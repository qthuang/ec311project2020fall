==> flow/design.v <==
`timescale 1ns / 1ps
module difficulty(
    input button,
    input clk_1hz,
    input reset,
    output reg [2:0]dif,
    output reg [4:0] led
    );
    always @ (posedge clk_1hz) begin
        if(reset) begin
            dif <= 1;
            led <= 5'b00001; end
        else if(dif == 0 && button == 1) begin
            dif <= 2;
            led <= 5'b00010; end
        else if(dif == 2 && button == 1) begin
            dif <= 3;
            led <= 5'b00100; end
        else if(dif == 3 && button == 1) begin
            dif <= 4;
            led <= 5'b01000; end        
        else if(dif == 4 && button == 1) begin
            dif <= 5;
            led <= 5'b10000;end
        else if(dif == 5 && button == 1)begin
            dif <= 1;
            led <= 5'b00001;end
        else
            dif <= dif;
    end
endmodule
* Reports on difficulty
Tool output for the design above, in the order of the flow.
Line numbers count from 1 in the design file above.
Operators: Yosys type, input widths -> output width; for muxes data width and select width s.
Cell names lack the library's common part.
A cell with -- has no value.
- Top module :: difficulty
- Clock input :: clk_1hz
- Standard-cell library :: sky130hd
- Corner :: tt_025C_1v80

* Word level
Yosys after proc, flatten, opt, wreduce and memory -nomap, before mapping. Memory bits, and registers merged into a memory's read port (data or address), are not among the register bits. Print and check cells are not counted. Equal cells are merged and count once.
- Eq/ne operators :: 4
- Muxes and demuxes :: 10
- Reductions and logical operators :: 13
** Operator list (count)
- $mux 3 :: 4
- $mux 5 :: 2
- $eq 3x2->1 const B :: 2
- $eq 3x3->1 const B :: 2
- $mux 2 :: 3
- $logic_and 1x1->1 :: 5
- $reduce_bool 5->1 :: 1
- $reduce_bool 4->1 :: 1
- $reduce_or 4->1 :: 1
- $mux 4 :: 1
- $logic_not 3->1 :: 1
- $reduce_bool 3->1 :: 1
- $reduce_or 3->1 :: 1
- $reduce_bool 2->1 :: 1
- $reduce_or 2->1 :: 1
- Register bits :: 8
- Input bits :: 3
- Output and inout bits :: 8

* Depth
Depth = most cells in a row (Yosys ltp): at word level without a register or memory, in the mapped netlist without a sequential cell, where the memories' decode and read muxes count.
- Word-level depth :: 7
- ABC_AREA :: 0
- Mapped depth :: 4
- Depth with buffers taken out :: 3

* Synthesis result
Source: synth_stat.txt of the flow (Yosys; design flattened, memories mapped). It holds for the ABC_AREA given above (unset counts as 0); a run with the other value may have another netlist.
Totals and module areas in this step are rounded.
- Cells in the netlist :: 49
- Synthesis area :: 430 um2
- Mapped flip-flops :: 8
- Buffer cells :: 5
** Cells by type (count)
- dfxtp_1 :: 8
- buf_6 :: 3
- a21oi_1 :: 6
- nand2b_1 :: 4
- nand2_1 :: 4
- nor2_1 :: 4
- o21ai_1 :: 3
- nor3b_2 :: 1
- a21bo_2 :: 1
- mux2i_1 :: 1
- o32a_1 :: 1
- a21oi_2 :: 1
- a2bb2oi_1 :: 1
- a31o_1 :: 1
- nand4b_1 :: 1
- buf_4 :: 1
- nand3b_1 :: 1
- nor3b_1 :: 1
Other cell types: 6; their cells: 6.

* Timing after synthesis
Source: OpenSTA report_checks on the synthesized netlist (no wires, ideal clock, input and output delay 20% of the period each), path of least setup slack; recovery checks are left aside. Register names are those of the netlist, which keeps one name where synthesis merged equal registers.
- Path kind :: reg2reg
- Start :: reg dif[2]
- End :: reg led[3]
- Clock period :: 1040 ps
- Arrival :: 888 ps
- Data required time :: 914 ps
- Slack :: 26 ps
- Path delay :: 1014 ps
- Stages :: 5
- Buffers on the path :: 1
- Period reached after synthesis :: 1014 ps
"path delay" = arrival - input delay + setup time.
"stages" counts driving pins, that of a launching flip-flop among them; a cell with two outputs on the path counts twice.
"period reached after synthesis" = period - worst setup slack (recovery checks aside). The figure is calculated, with input and output delays left at 20% of the set period.
The rows between start and end are the longest chain of elaborated cells between them; the timing report does not say that the signal goes this way. Where chains are equally long, one stands for them.
A line is the first line of the expression or statement that the cell stems from. Yosys adds cells for indexed reads and writes and turns some case tables into memories.
At most two assigning lines are given for a register; there are more.
- Cell sequence :: dfxtp_1 -> buf_6 -> a21bo_2 -> a2bb2oi_1 -> nor2_1
- Cells in the longest elaborated chain :: 5
- Elaborated cells on any way between the ends :: 15
- RTL lines with such cells :: 5
- Those cells by class :: 4 x eq/ne; 3 x mux; 8 x reduce/logical
** Ends and longest elaborated chain, post-synthesis
- start: declaration :: RTL line 6 : output reg [2:0]dif,
- start: assignment :: RTL line 11 : dif <= 1;
- start: assignment :: RTL line 29 : dif <= dif;
- $eq 3x3->1 :: RTL line 25 : else if(dif == 5 && button == 1)begin
- $logic_and 1x1->1 :: RTL line 25
- $mux 5 :: RTL line 25
- $mux 5 :: RTL line 22 : else if(dif == 4 && button == 1) begin
- $mux 4 :: RTL line 19 : else if(dif == 3 && button == 1) begin
- end: assignment :: RTL line 18 : led <= 5'b00100; end
- end: assignment :: RTL line 21 : led <= 5'b01000; end
- end: declaration :: RTL line 7 : output reg [4:0] led

* Timing after layout
Path of least setup slack in the final report of run 2 (OpenROAD, finished layout, wires in). Where an end is a register, its clock arrival counts in the times.
The report prints the path's times to 10 ps; the period is as set.
- Path kind :: reg2reg
- Start :: reg dif[2]
- End :: reg led[0]
- Clock period :: 787 ps
- Arrival :: 1150 ps
- Data required time :: 920 ps
- Slack :: -220 ps
- Stages :: 5
- Buffers on the path :: 1
The rows between start and end are the longest chain of elaborated cells between them; the timing report does not say that the signal goes this way. Where chains are equally long, one stands for them.
At most two assigning lines are given for a register; there are more.
- Cell sequence :: dfxtp_4 -> buf_6 -> a21bo_4 -> a21oi_2 -> o21ai_1
- Cells in the longest elaborated chain :: 7
- Elaborated cells on any way between the ends :: 16
- RTL lines with such cells :: 5
- Those cells by class :: 4 x eq/ne; 5 x mux; 7 x reduce/logical
** Ends and longest elaborated chain, after layout
- start: declaration :: RTL line 6 : output reg [2:0]dif,
- start: assignment :: RTL line 11 : dif <= 1;
- start: assignment :: RTL line 29 : dif <= dif;
- $eq 3x3->1 :: RTL line 25 : else if(dif == 5 && button == 1)begin
- $logic_and 1x1->1 :: RTL line 25
- $mux 5 :: RTL line 25
- $mux 5 :: RTL line 22 : else if(dif == 4 && button == 1) begin
- $mux 4 :: RTL line 19 : else if(dif == 3 && button == 1) begin
- $mux 3 :: RTL line 16 : else if(dif == 2 && button == 1) begin
- $mux 2 :: RTL line 13 : else if(dif == 0 && button == 1) begin
- end: assignment :: RTL line 12 : led <= 5'b00001; end
- end: assignment :: RTL line 15 : led <= 5'b00010; end
- end: declaration :: RTL line 7 : output reg [4:0] led

Module difficulty, platform sky130hd: 2 stored runs of the flow (Yosys, OpenROAD) with differing settings, in no particular order. Input and output delays are each 20% of the period that was set; the output load is 0.01 pF.
"period achieved" = clock period - worst setup slack. The figure is calculated, with input and output delays left at 20% of the set period.
"worst setup path time" is the time allowed to the run's worst setup path (the clock period less input and output delay, where it has them) less its slack. Clock arrival times count: a late capture clock shortens it, a late launch clock lengthens it.
"power" rests on the timing tool's default activity at the inputs, not on a simulated workload.
"worst setup path time" is given in steps of 10 ps.
The measured numbers are rounded.

** Run 1
- Settings :: period_ns=1.45; CORE_UTILIZATION=40; PLACE_DENSITY=0.67; ABC_AREA=1; GPL_ROUTABILITY_DRIVEN=1; CTS_CLUSTER_SIZE=53; CAP_MARGIN=40; CORE_MARGIN=2; SLEW_MARGIN=20
- Outcome :: not finished: floorplanning ended with error PDN-0185

** Run 2
- Settings :: period_ns=0.787; CORE_UTILIZATION=22; SETUP_SLACK_MARGIN=0.14; PLACE_DENSITY_LB_ADDON=0.0; CORE_MARGIN=8; ABC_AREA=0; GPL_ROUTABILITY_DRIVEN=1; CTS_CLUSTER_SIZE=49; CTS_CLUSTER_DIAMETER=117; CAP_MARGIN=35; SLEW_MARGIN=0
- Power :: 800 µW
- Setup slack of the critical path :: -220 ps
- Post-synthesis cell area :: 430 um2
- Period achieved :: 1010 ps
- Worst hold slack in the final report :: 460 ps
- Post-layout utilization :: 37 %
- Post-route setup TNS :: -2100 ps
- Area inside the die boundary :: 3600 um2
- Standard-cell area after routing :: 710 um2
- Worst setup path time :: 1010 ps
- Class of the worst setup path :: reg2reg
