==> flow/design.v <==
`timescale 1ns / 1ps
module counter_n(
input   clk, n_reset, button_in,         
output [3:0]result
    );
     reg DB_out;
      reg [3:0] counter;
      reg [3:0] counter_reg;
    parameter N = 11 ;      
    reg  [N-1 : 0]  delaycount_reg;                     
    reg  [N-1 : 0]  delaycount_next;
    reg DFF1, DFF2;                                 
    wire q_add;                                     
    wire q_reset;
 reg  delay_reg ;
 wire level_out;
        always @ ( posedge clk or negedge n_reset )
        begin
            if(n_reset ==  0)
                begin
                    DFF1 <= 1'b0;
                    DFF2 <= 1'b0;
                    delay_reg  <=  1'b0;
                    delaycount_reg <= { N {1'b0} };
                end
            else
                begin
                    DFF1 <= button_in;
                    DFF2 <= DFF1;
                    delaycount_reg <= delaycount_next;
                    delay_reg  <=  DB_out;
                end
        end
    assign q_reset = (DFF1  ^ DFF2); 
    assign  q_add = ~(delaycount_reg[N-1]);        
    always @ ( q_reset, q_add, delaycount_reg)
        begin
            case( {q_reset , q_add})
                2'b00 :
                        delaycount_next <= delaycount_reg;
                2'b01 :
                        delaycount_next <= delaycount_reg + 1;
                default :
                        delaycount_next <= { N {1'b0} };
            endcase   
        end
    always @ ( posedge clk )
        begin
            if(delaycount_reg[N-1] == 1'b1)
                    DB_out <= DFF2;
            else
                    DB_out <= DB_out;
        end
    assign  level_out  =  (delay_reg)  &  (~DB_out);     
    always @(posedge  clk )
    if ( n_reset == 0)
    counter <= 1;
    else if ( level_out == 1'b1)
    begin
    if (counter  < 5)
    counter <= counter +1;
    else counter <= 1;
    end
assign result = counter;
endmodule
* Tool chain data of counter_n *
What the tools print for counter_n, step after step.
Lines are those of the file above, counted from 1.
Not given: n/a

inputs
  design top = counter_n
  clock = clk
  standard-cell library = sky130hd
  library corner = tt_025C_1v80

* Elaborated design *
Counts by Yosys on the flattened word-level netlist (proc, flatten, opt, wreduce; memories kept). Register bits leave out memories and registers merged into their read ports (data or address). Print and check cells are left out. Cells with the same type and inputs are merged into one.

word-level totals
  input bits = 3
  word-level cells = 17
  output and inout bits = 4
  register bits = 19

cells by class
  equal/unequal tests = 1
  $lt $le $gt $ge = 1
  mux-type cells = 2
  $add $sub $neg = 2
  bitwise logic cells = 4
  reductions and logical operators = 1

operator list
  cell                                                                           number
  11-bit case mux with 2-bit select                                              1
  11-bit by 1-bit adder with 11-bit output (second input constant)               1
  4-bit by 1-bit adder with 4-bit output (second input constant)                 1
  4-bit by 3-bit less-than comparator with 1-bit output (second input constant)  1
  4-bit two-way mux                                                              1
  1-bit NOT                                                                      2
  2-bit by 1-bit == test with 1-bit output (second input constant)               1
  2-bit zero test                                                                1
  1-bit bitwise AND                                                              1
  1-bit bitwise XOR                                                              1

* Longest topological paths *
Longest topological path by Yosys (ltp), each cell counted once; first at word level (registers and memories cut), then after technology mapping (sequential cells cut; the memories' decode and read muxes count).

logic depth
  depth in word-level cells = 3
  ABC_AREA = 0
  mapped depth = 5
  gate-level depth less buffers = 5

* After synthesis *
The flow's flattened synthesis, as Yosys stat reports it; memories are mapped. The netlist is that of the ABC_AREA named above (0 if unset); the other value can give another one.

cell types
  cell type                  number  total area (um^2)
  sky130_fd_sc_hd__dfrtp_1   14      350.336
  sky130_fd_sc_hd__dfxtp_1   4       80.077
  sky130_fd_sc_hd__ha_1      3       37.536
  sky130_fd_sc_hd__a21oi_1   7       35.034
  sky130_fd_sc_hd__xor2_1    4       35.034
  sky130_fd_sc_hd__edfxtp_1  1       30.029
  sky130_fd_sc_hd__o21ai_0   5       25.024
  sky130_fd_sc_hd__a21boi_0  3       22.522
  sky130_fd_sc_hd__nand2_1   6       22.522
  sky130_fd_sc_hd__o31ai_1   3       22.522
  sky130_fd_sc_hd__or4_1     3       22.522
  sky130_fd_sc_hd__nor2_1    5       18.768
  sky130_fd_sc_hd__nand3_4   1       17.517
  sky130_fd_sc_hd__nand4b_1  2       17.517
  sky130_fd_sc_hd__nand3b_1  2       15.014
  sky130_fd_sc_hd__nor3b_1   2       15.014
  sky130_fd_sc_hd__or3_2     2       15.014
  sky130_fd_sc_hd__nand2b_4  1       13.763

Not listed: further types 10, cells in them 15.

mapped netlist
  buffers = 1
  sequential area = 460.4 um^2
  cell area after synthesis = 884.6 um^2
  cells in the netlist = 83
  mapped flip-flops = 19

* Path before layout *
Source: OpenSTA report_checks on the synthesized netlist (no wires, ideal clock, input and output delay 20% of the period each), path of least setup slack; recovery checks are left aside. Register names are those of the netlist, which keeps one name where synthesis merged equal registers.

timing path after synthesis
  kind = register to register
  start point = reg delaycount_reg[0]
  end point = reg delaycount_reg[8]
  setup time = 0.078 ns
  setup slack = 0.354 ns
  delay of the path = 1.366 ns
  required time = 1.642 ns
  clock period = 1.72 ns
  arrival = 1.288 ns
  launch time at the first pin = 0.000 ns
  driving pins on the path = 5
  path buffers = 0
  period reached after synthesis = 1.366 ns

"delay of the path" = arrival - input delay + setup time.
"driving pins on the path" counts driving pins, that of a launching flip-flop among them; a cell with two outputs on the path counts twice.
"period reached after synthesis" is the clock period less the worst setup slack; recovery checks do not enter. This is arithmetic on one report: input and output delays are still those of the set period (20% each).
The rows between start and end are the longest chain of elaborated cells between them; the timing report does not say that the signal goes this way. Where chains are equally long, one stands for them.
Each line given opens the expression or statement behind the cell; cells for indexed reads and writes are added by Yosys, which also makes memories of some case tables.

between the ends, after synthesis
  path through = sky130_fd_sc_hd__dfrtp_1 -> sky130_fd_sc_hd__ha_1 -> sky130_fd_sc_hd__nand2b_4 -> sky130_fd_sc_hd__or4_1 -> sky130_fd_sc_hd__a21oi_1
  cells in the longest elaborated chain = 2
  elaborated cells on any way between the ends = 2
  source lines of those cells = 2
  classes of those cells = add/sub: 1; mux: 1

ends and longest elaborated chain, after synthesis
  what                                      line  source
  from (decl)                               10    reg  [N-1 : 0]  delaycount_reg;
  from (assign)                             24    delaycount_reg <= { N {1'b0} };
  from (assign)                             30    delaycount_reg <= delaycount_next;
  11-bit by 1-bit adder with 11-bit output  42    delaycount_next <= delaycount_reg + 1;
  11-bit case mux with 2-bit select         38    case( {q_reset , q_add})
  to (assign)                               24
  to (assign)                               30
  to (decl)                                 10

* Worst path after layout *
From the final timing report of job 1: the path of least setup slack in the routed layout; clock arrival at registers is part of the times.

timing path after layout
  kind = register to register
  start point = reg delaycount_reg[0]
  end point = reg delaycount_reg[8]
  launch time at the first pin = 0.30 ns
  driving pins on the path = 5
  required time = 1.82 ns
  setup time = 0.06 ns
  clock period = 1.59 ns
  setup slack = 0.13 ns
  path buffers = 0
  arrival = 1.69 ns

The rows between start and end are the longest chain of elaborated cells between them; the timing report does not say that the signal goes this way. Where chains are equally long, one stands for them.

between the ends, after layout
  path through = sky130_fd_sc_hd__dfrtp_1 -> sky130_fd_sc_hd__ha_1 -> sky130_fd_sc_hd__nand2b_4 -> sky130_fd_sc_hd__or4_1 -> sky130_fd_sc_hd__a21oi_1
  cells in the longest elaborated chain = 2
  elaborated cells on any way between the ends = 2
  source lines of those cells = 2
  classes of those cells = add/sub: 1; mux: 1

ends and longest elaborated chain, after layout
  what                                      line  source
  from (decl)                               10    reg  [N-1 : 0]  delaycount_reg;
  from (assign)                             24    delaycount_reg <= { N {1'b0} };
  from (assign)                             30    delaycount_reg <= delaycount_next;
  11-bit by 1-bit adder with 11-bit output  42    delaycount_next <= delaycount_reg + 1;
  11-bit case mux with 2-bit select         38    case( {q_reset , q_add})
  to (assign)                               24
  to (assign)                               30
  to (decl)                                 10

--- measured runs ---
counter_n through Yosys and OpenROAD on sky130hd: 2 stored runs, unordered, with their settings and measured results. The constraints put input and output delay at 20% of the set period each and load the outputs with 0.01 pF.
"period reached" means the clock period less the worst setup slack. The figure is calculated, with input and output delays left at 20% of the set period.
"total power after layout" rests on the timing tool's default activity at the inputs, not on a simulated workload.
Among the settings, n/a means not set for that run.

name                                job 1   job 2
period_ns                           1.59    0.87
CORE_UTILIZATION                    25      40
PLACE_DENSITY_LB_ADDON              0.17    n/a
CORE_MARGIN                         4       2
CELL_PAD_IN_SITES_DETAIL_PLACEMENT  1       n/a
CTS_CLUSTER_SIZE                    24      n/a
CTS_CLUSTER_DIAMETER                316     n/a
MIN_ROUTING_LAYER                   met1    n/a
CAP_MARGIN                          20      20
SLEW_MARGIN                         20      20
lowest hold slack (ns)              0.420   0.316
utilization after routing (%)       31.8    60.7
period reached (ns)                 1.463   1.306
die size (um^2)                     4554.2  2603.6
synthesized cell area (um^2)        884.6   884.6
total power after layout (mW)       0.8493  1.629
setup slack of the worst path (ns)  0.127   -0.436
--- end ---
